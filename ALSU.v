==> flow/design.v <==
module ALSU #(parameter INPUT_PRIORITY = "A", FULL_ADDER = "ON") (
    input clk, rst, cin, serial_in, red_op_A, red_op_B, bypass_A, bypass_B, direction,
    input [2 : 0] A, B, opcode,
    output reg [15 : 0] leds,
    output reg [5 : 0] out
);
    wire Q_cin, Q_serial_in, Q_red_op_A, Q_red_op_B, Q_bypass_A, Q_bypass_B, Q_direction;
    wire [2 : 0] Q_A, Q_B, Q_opcode;
    D_FF #(.WIDTH(1)) FF_cin (.clk(clk), .rst(rst), .D(cin), .Q(Q_cin));
    D_FF #(.WIDTH(1)) FF_serial_in (.clk(clk), .rst(rst), .D(serial_in), .Q(Q_serial_in));
    D_FF #(.WIDTH(1)) FF_red_op_A (.clk(clk), .rst(rst), .D(red_op_A), .Q(Q_red_op_A));
    D_FF #(.WIDTH(1)) FF_red_op_B (.clk(clk), .rst(rst), .D(red_op_B), .Q(Q_red_op_B));
    D_FF #(.WIDTH(1)) FF_bypass_A (.clk(clk), .rst(rst), .D(bypass_A), .Q(Q_bypass_A));
    D_FF #(.WIDTH(1)) FF_bypass_B (.clk(clk), .rst(rst), .D(bypass_B), .Q(Q_bypass_B));
    D_FF #(.WIDTH(1)) FF_direction (.clk(clk), .rst(rst), .D(direction), .Q(Q_direction));
    D_FF #(.WIDTH(3)) FF_A (.clk(clk), .rst(rst), .D(A), .Q(Q_A));
    D_FF #(.WIDTH(3)) FF_B (.clk(clk), .rst(rst), .D(B), .Q(Q_B));
    D_FF #(.WIDTH(3)) FF_opcode (.clk(clk), .rst(rst), .D(opcode), .Q(Q_opcode));
    reg [5 : 0] next;
    wire [15 : 0] leds_next;
    always @(posedge clk, posedge rst) begin
        if(rst) begin
            leds <= 1'b0;
            out <= 0;
        end
        else begin
            leds <= leds_next;
            out <= next;
        end
    end
    always @(*) begin
        if (Q_bypass_A || Q_bypass_B) 
            if (Q_bypass_A && ((~Q_bypass_B) || (INPUT_PRIORITY == "A")))
                next = Q_A;
            else if (Q_bypass_B && ((~Q_bypass_A) || (INPUT_PRIORITY == "B")))
                next = Q_B;
            else
                next = out;
        else
            case (Q_opcode)
                3'b000:     begin
                    if (Q_red_op_A || Q_red_op_B)
                        if (Q_red_op_A && ((~Q_red_op_B) || (INPUT_PRIORITY == "A")))
                            next = &Q_A;
                        else if (Q_red_op_B && ((~Q_red_op_A) || (INPUT_PRIORITY == "B")))
                            next = &Q_B;
                        else
                            next = out;
                    else
                        next = Q_A & Q_B;
                end     
                3'b001:     begin
                    if (Q_red_op_A || Q_red_op_B)
                        if (Q_red_op_A && ((~Q_red_op_B) || (INPUT_PRIORITY == "A")))
                            next = ^Q_A;
                        else if (Q_red_op_B && ((~Q_red_op_A) || (INPUT_PRIORITY == "B")))
                            next = ^Q_B;
                        else
                            next = out;
                    else
                        next = Q_A ^ Q_B;
                end
                3'b010:     begin
                    if (Q_red_op_A || Q_red_op_B) 
                        next = 0; 
                    else if (FULL_ADDER == "ON")
                        next = Q_A + Q_B + Q_cin;
                    else if (FULL_ADDER == "OFF")
                        next = Q_A + Q_B;
                    else
                        next = out;
                end
                3'b011:     begin
                    if (Q_red_op_A || Q_red_op_B) 
                        next = 0; 
                    else
                        next = Q_A * Q_B;
                end
                3'b100:     begin
                    if (Q_red_op_A || Q_red_op_B) 
                        next = 0; 
                    else if (Q_direction)
                        next = {out [4 : 0], Q_serial_in};
                    else
                        next = {Q_serial_in, out [5 : 1]}; 
                end
                3'b101:     begin
                    if (Q_red_op_A || Q_red_op_B) 
                        next = 0; 
                    else if (Q_direction)
                        next = {out [4 : 0], out [5]};
                    else
                        next = {out [0], out [5 : 1]}; 
                end
                default:    
                    next = 0; 
            endcase
    end
   assign leds_next = (((Q_opcode > 3'b001) && ((Q_red_op_A) || (Q_red_op_B))) || (Q_opcode > 3'b101)) ? ~leds : 0;
endmodule
module D_FF #(parameter WIDTH = 1)(
    input clk, rst,
    input [WIDTH - 1 : 0] D,
    output reg [WIDTH - 1 : 0] Q
);
    always @(posedge clk, posedge rst) begin
        if (rst)
            Q <= 0;
        else
            Q <= D;
    end
endmodule
[From RTL to reports: ALSU]
Tool output for the design above, in the order of the flow.
Lines are those of the file above, counted from 1.
Cell names lack the library's common part.
Not given: --
Design
  top: ALSU
  clock input: clk
  standard-cell library: sky130hd
  corner: tt_025C_1v80

[Word level]
Source: Yosys, flattened and elaborated, memories not mapped. Widths are those after wreduce. Registers that Yosys merges into a memory's read port (data or address) are not register bits. Print and check cells do not count. Equal cells are merged and count once.
Word-level totals
  memories kept: 0
  word width x clocked read ports: 0
  register bits after elaboration: 38
  ROM bits: 0
  cells after elaboration: 59
  input bits: 18
  RAM bits: 0
  output and inout port bits: 22
  latch bits: 0
Cells by class
  shifts and indexed selects: 0
  muxes and demuxes: 17
  add/sub/neg operators: 2
  eq/ne operators: 8
  divide/modulo/power cells: 0
  reductions and logical operators: 12
  multiply operators: 1
  $lt $le $gt $ge: 2
  bitwise operators: 5
Operators with widths (count)
  two-way mux 6 bit: 14
  case mux 6 bit (select 6 bit): 1
  multiplier 3 x 3 -> 6 bit: 1
  inverter 16 bit: 1
  two-way mux 16 bit: 1
  != test 5 x 4 -> 1 bit with constant B: 2
  AND reduction 3 bit: 3
  == test 3 x 2 -> 1 bit with constant B: 2
  == test 3 bit with constant B: 2
  XOR reduction 3 bit: 2
  adder 4 x 1 -> 5 bit: 1
  two-way mux 5 bit: 1
  adder 3 x 3 -> 4 bit: 1
  logical AND 1 bit: 3
  logical OR 1 bit: 3
  > comparator 3 x 1 -> 1 bit with constant B: 1
  == test 3 x 1 -> 1 bit with constant B: 1
  != test 3 x 1 -> 1 bit with constant B: 1
  > comparator 3 bit with constant B: 1
  bitwise AND 3 bit: 1
  bitwise XOR 3 bit: 1
  zero test 3 bit: 1
  inverter 1 bit: 2

[Logic depth]
Yosys ltp: most cells in a row. Word level: on the elaborated netlist, between registers, memories and ports. Mapped: between sequential cells and ports; inverters and the memories' decode and read muxes count.
Logic depth
  word-level depth: 7
  ABC_AREA: 0
  mapped depth: 9
  depth with buffers taken out: 9

[Synthesis result]
Source: synth_stat.txt of the flow (Yosys; design flattened, memories mapped). It holds for the ABC_AREA given above (unset counts as 0); a run with the other value may have another netlist.
The area totals of this step are shown rounded.
Mapped netlist
  chip area (Yosys): 1800 um^2
  sequential part of the area: 950 um^2
  cells in the netlist: 164
  flip-flop cells: 38
  buffers: 9
Cells by type
  dfrtp_1: count 38, total area 950.912 um^2
  ha_1: count 12, total area 150.144 um^2
  nor2_1: count 22, total area 82.579 um^2
  fa_1: count 3, total area 60.058 um^2
  mux2i_1: count 4, total area 40.038 um^2
  and2_1: count 6, total area 37.536 um^2
  a21oi_1: count 7, total area 35.034 um^2
  buf_2: count 7, total area 35.034 um^2
  a211o_1: count 3, total area 26.275 um^2
  nand2_1: count 7, total area 26.275 um^2
  a31oi_1: count 4, total area 25.024 um^2
  nor2b_1: count 4, total area 25.024 um^2
  mux2_2: count 2, total area 22.522 um^2
  o21ai_0: count 4, total area 20.019 um^2
  inv_1: count 5, total area 18.768 um^2
  nand2b_1: count 3, total area 18.768 um^2
  xnor2_1: count 2, total area 17.517 um^2
  xor2_1: count 2, total area 17.517 um^2
Other cell types: 22; their cells: 29.
By module: a second synthesis without flattening, with its own total; a netlist apart from the flattened one above.
Unflattened totals
  cells (unflattened synthesis): 161
  area total of the unflattened synthesis: 1800 um^2
Rows give one instance, submodules left out.
By module
  ALSU: instances 1, cells 135, seq. area 550 um^2, area 1300 um^2
  D_FF #(WIDTH=3): instances 3, cells 4, seq. area 75 um^2, area 79 um^2
  D_FF #(WIDTH=1): instances 7, cells 2, seq. area 25 um^2, area 29 um^2

[Worst setup path after synthesis]
OpenSTA on the mapped netlist: ideal clock, no wires. The path of least setup slack (recovery checks aside). Input and output delay are each 20% of the period. Register names are those of the netlist, which keeps one name where synthesis merged equal registers.
Timing path post-synthesis
  path kind: register -> register
  start point: register FF_A.Q[1]
  end point: register out[3]
  path slack: -0.081 ns
  setup time: 0.071 ns
  path buffers: 0
  delay of the path: 2.181 ns
  data arrival time: 2.110 ns
  required time: 2.029 ns
  period: 2.1 ns
  time at the first pin: 0.000 ns
  stages on the path: 9
  period reached after synthesis: 2.181 ns
"delay of the path" is the arrival time less input delay plus setup time.
"stages on the path": output pins that drive a net of the path, with the launching flip-flop's if there is one; two outputs of one cell count as two.
"period reached after synthesis" is the clock period less the worst setup slack; recovery checks do not enter. This is arithmetic on one report: input and output delays are still those of the set period (20% each).
The rows between start and end are the longest chain of elaborated cells between them; the timing report does not say that the signal goes this way. Where chains are equally long, one stands for them.
A line is the first line of the expression or statement that the cell stems from. Yosys adds cells for indexed reads and writes and turns some case tables into memories.
On the way, post-synthesis
  path through: dfrtp_1 -> ha_1 -> xnor2_1 -> ha_1 -> ha_1 -> fa_1 -> nor2b_1 -> o32a_1 -> nor2_1
  length of the longest elaborated chain: 5
  elaborated cells on any way between the ends: 7
  source lines of those cells: 6
  those cells by class: 2 x add/sub; 1 x mul; 4 x mux
RTL lines, path post-synthesis
  start: declaration: line 104  | output reg [WIDTH - 1 : 0] Q
  start: assignment: line 108  | Q <= 0;
  start: assignment: line 110  | Q <= D;
  adder 3 x 3 -> 4 bit: line 67  | next = Q_A + Q_B + Q_cin;
  adder 4 x 1 -> 5 bit: line 67
  two-way mux 5 bit: line 64  | if (Q_red_op_A || Q_red_op_B)
  case mux 6 bit (select 6 bit): line 40  | case (Q_opcode)
  two-way mux 6 bit: line 32  | if (Q_bypass_A || Q_bypass_B)
  end: assignment: line 24  | out <= 0;
  end: assignment: line 28  | out <= next;
  end: declaration: line 5  | output reg [5 : 0] out

[Path in the finished layout]
Path of least setup slack in the final report of stored run 1 (OpenROAD, finished layout, wires in). Where an end is a register, its clock arrival counts in the times.
Timing path post-layout
  path kind: register -> register
  start point: register FF_B.Q[1]
  end point: register out[3]
  required time: 1.61 ns
  setup time: 0.07 ns
  data arrival time: 2.37 ns
  path buffers: 0
  stages on the path: 9
  path slack: -0.76 ns
  time at the first pin: 0.28 ns
  period: 1.4 ns
The rows between start and end are the longest chain of elaborated cells between them; the timing report does not say that the signal goes this way. Where chains are equally long, one stands for them.
On the way, post-layout
  path through: dfrtp_2 -> ha_4 -> xnor2_1 -> ha_1 -> ha_2 -> fa_1 -> nor2b_1 -> o32a_1 -> nor2_1
  length of the longest elaborated chain: 5
  elaborated cells on any way between the ends: 7
  source lines of those cells: 6
  those cells by class: 2 x add/sub; 1 x mul; 4 x mux
RTL lines, path post-layout
  start: declaration: line 104  | output reg [WIDTH - 1 : 0] Q
  start: assignment: line 108  | Q <= 0;
  start: assignment: line 110  | Q <= D;
  adder 3 x 3 -> 4 bit: line 67  | next = Q_A + Q_B + Q_cin;
  adder 4 x 1 -> 5 bit: line 67
  two-way mux 5 bit: line 64  | if (Q_red_op_A || Q_red_op_B)
  case mux 6 bit (select 6 bit): line 40  | case (Q_opcode)
  two-way mux 6 bit: line 32  | if (Q_bypass_A || Q_bypass_B)
  end: assignment: line 24  | out <= 0;
  end: assignment: line 28  | out <= next;
  end: declaration: line 5  | output reg [5 : 0] out

Subject: ALSU on sky130hd, stored results

Hello all,

2 stored runs of ALSU in the flow (synthesis by Yosys, layout by OpenROAD, sky130hd cells), in arbitrary order. Constraints: input delay and output delay 20% of the set period each, output load 0.01 pF.
"achieved clock period": clock period set for the run, less the worst setup slack. It is reckoned from that one timing run; input and output delays stay at 20% of the period that was set.
"worst setup path time" = time allowed to the worst setup path (clock period - input delay - output delay, where it has them) - its slack; a late launch clock adds to it, a late capture clock takes from it.
By "power" is meant OpenSTA's value without simulated activity: inputs other than the clock are taken to toggle once in ten clock periods, and the tool carries that through the logic.
Results are given in rounded form.

Stored run 1
==> flow/run.sh <==
#!/bin/bash
# the make line also repeats the synthesis and layout settings of config.mk as NAME=value (left out here)
make -C /OpenROAD-flow-scripts/flow DESIGN_CONFIG=/design/flow/config.mk WORK_HOME=/design/flow/orfs CLKGATE_MAP_FILE= finish
==> flow/config.mk <==
export PLATFORM = sky130hd
export DESIGN_NAME = ALSU
export DESIGN_NICKNAME = ALSU
export VERILOG_FILES = /design/flow/design.v
export SDC_FILE = /design/flow/constraint.sdc
export NUM_CORES = 4
export LEC_CHECK = 0
export CAP_MARGIN = 20
export CORE_MARGIN = 4
export CORE_UTILIZATION = 30
export CTS_CLUSTER_DIAMETER = 142
export GPL_TIMING_DRIVEN = 0
export PLACE_DENSITY = 0.9
export SLEW_MARGIN = 20
export TNS_END_PERCENT = 60
==> flow/constraint.sdc <==
create_clock -name core_clock -period 1.4 [get_ports {clk}]
set_input_delay 0.2800 -clock core_clock [delete_from_list [all_inputs] [get_ports {clk}]]
set_output_delay 0.2800 -clock core_clock [all_outputs]
set_load 0.01 [all_outputs]

==> results of stored run 1 <==
chip area after synthesis (Yosys): 1800 um^2
die area: 7400 um^2
standard-cell area of the final layout: 2500 um^2
utilization: 0.42
worst setup slack after layout: -0.76 ns
total negative slack: -3.2 ns
worst hold slack: 0.42 ns
power: 2700 uW
achieved clock period: 2.159 ns
worst setup path time: 2.16 ns
worst setup path kind: register -> register

Stored run 2
==> flow/run.sh <==
#!/bin/bash
# the make line also repeats the synthesis and layout settings of config.mk as NAME=value (left out here)
make -C /OpenROAD-flow-scripts/flow DESIGN_CONFIG=/design/flow/config.mk WORK_HOME=/design/flow/orfs CLKGATE_MAP_FILE= finish
==> flow/config.mk <==
export PLATFORM = sky130hd
export DESIGN_NAME = ALSU
export DESIGN_NICKNAME = ALSU
export VERILOG_FILES = /design/flow/design.v
export SDC_FILE = /design/flow/constraint.sdc
export NUM_CORES = 4
export LEC_CHECK = 0
export CAP_MARGIN = 20
export CORE_MARGIN = 2
export CORE_UTILIZATION = 40
export SETUP_SLACK_MARGIN = 0.05
export SLEW_MARGIN = 20
==> flow/constraint.sdc <==
create_clock -name core_clock -period 2.26 [get_ports {clk}]
set_input_delay 0.4520 -clock core_clock [delete_from_list [all_inputs] [get_ports {clk}]]
set_output_delay 0.4520 -clock core_clock [all_outputs]
set_load 0.01 [all_outputs]

==> results of stored run 2 <==
chip area after synthesis (Yosys): 1800 um^2
die area: 5100 um^2
standard-cell area of the final layout: 2400 um^2
utilization: 0.55
worst setup slack after layout: 0.10 ns
total negative slack: 0.000 ns
worst hold slack: 0.42 ns
power: 1700 uW
achieved clock period: 2.158 ns
worst setup path time: 2.16 ns
worst setup path kind: register -> register

Thanks
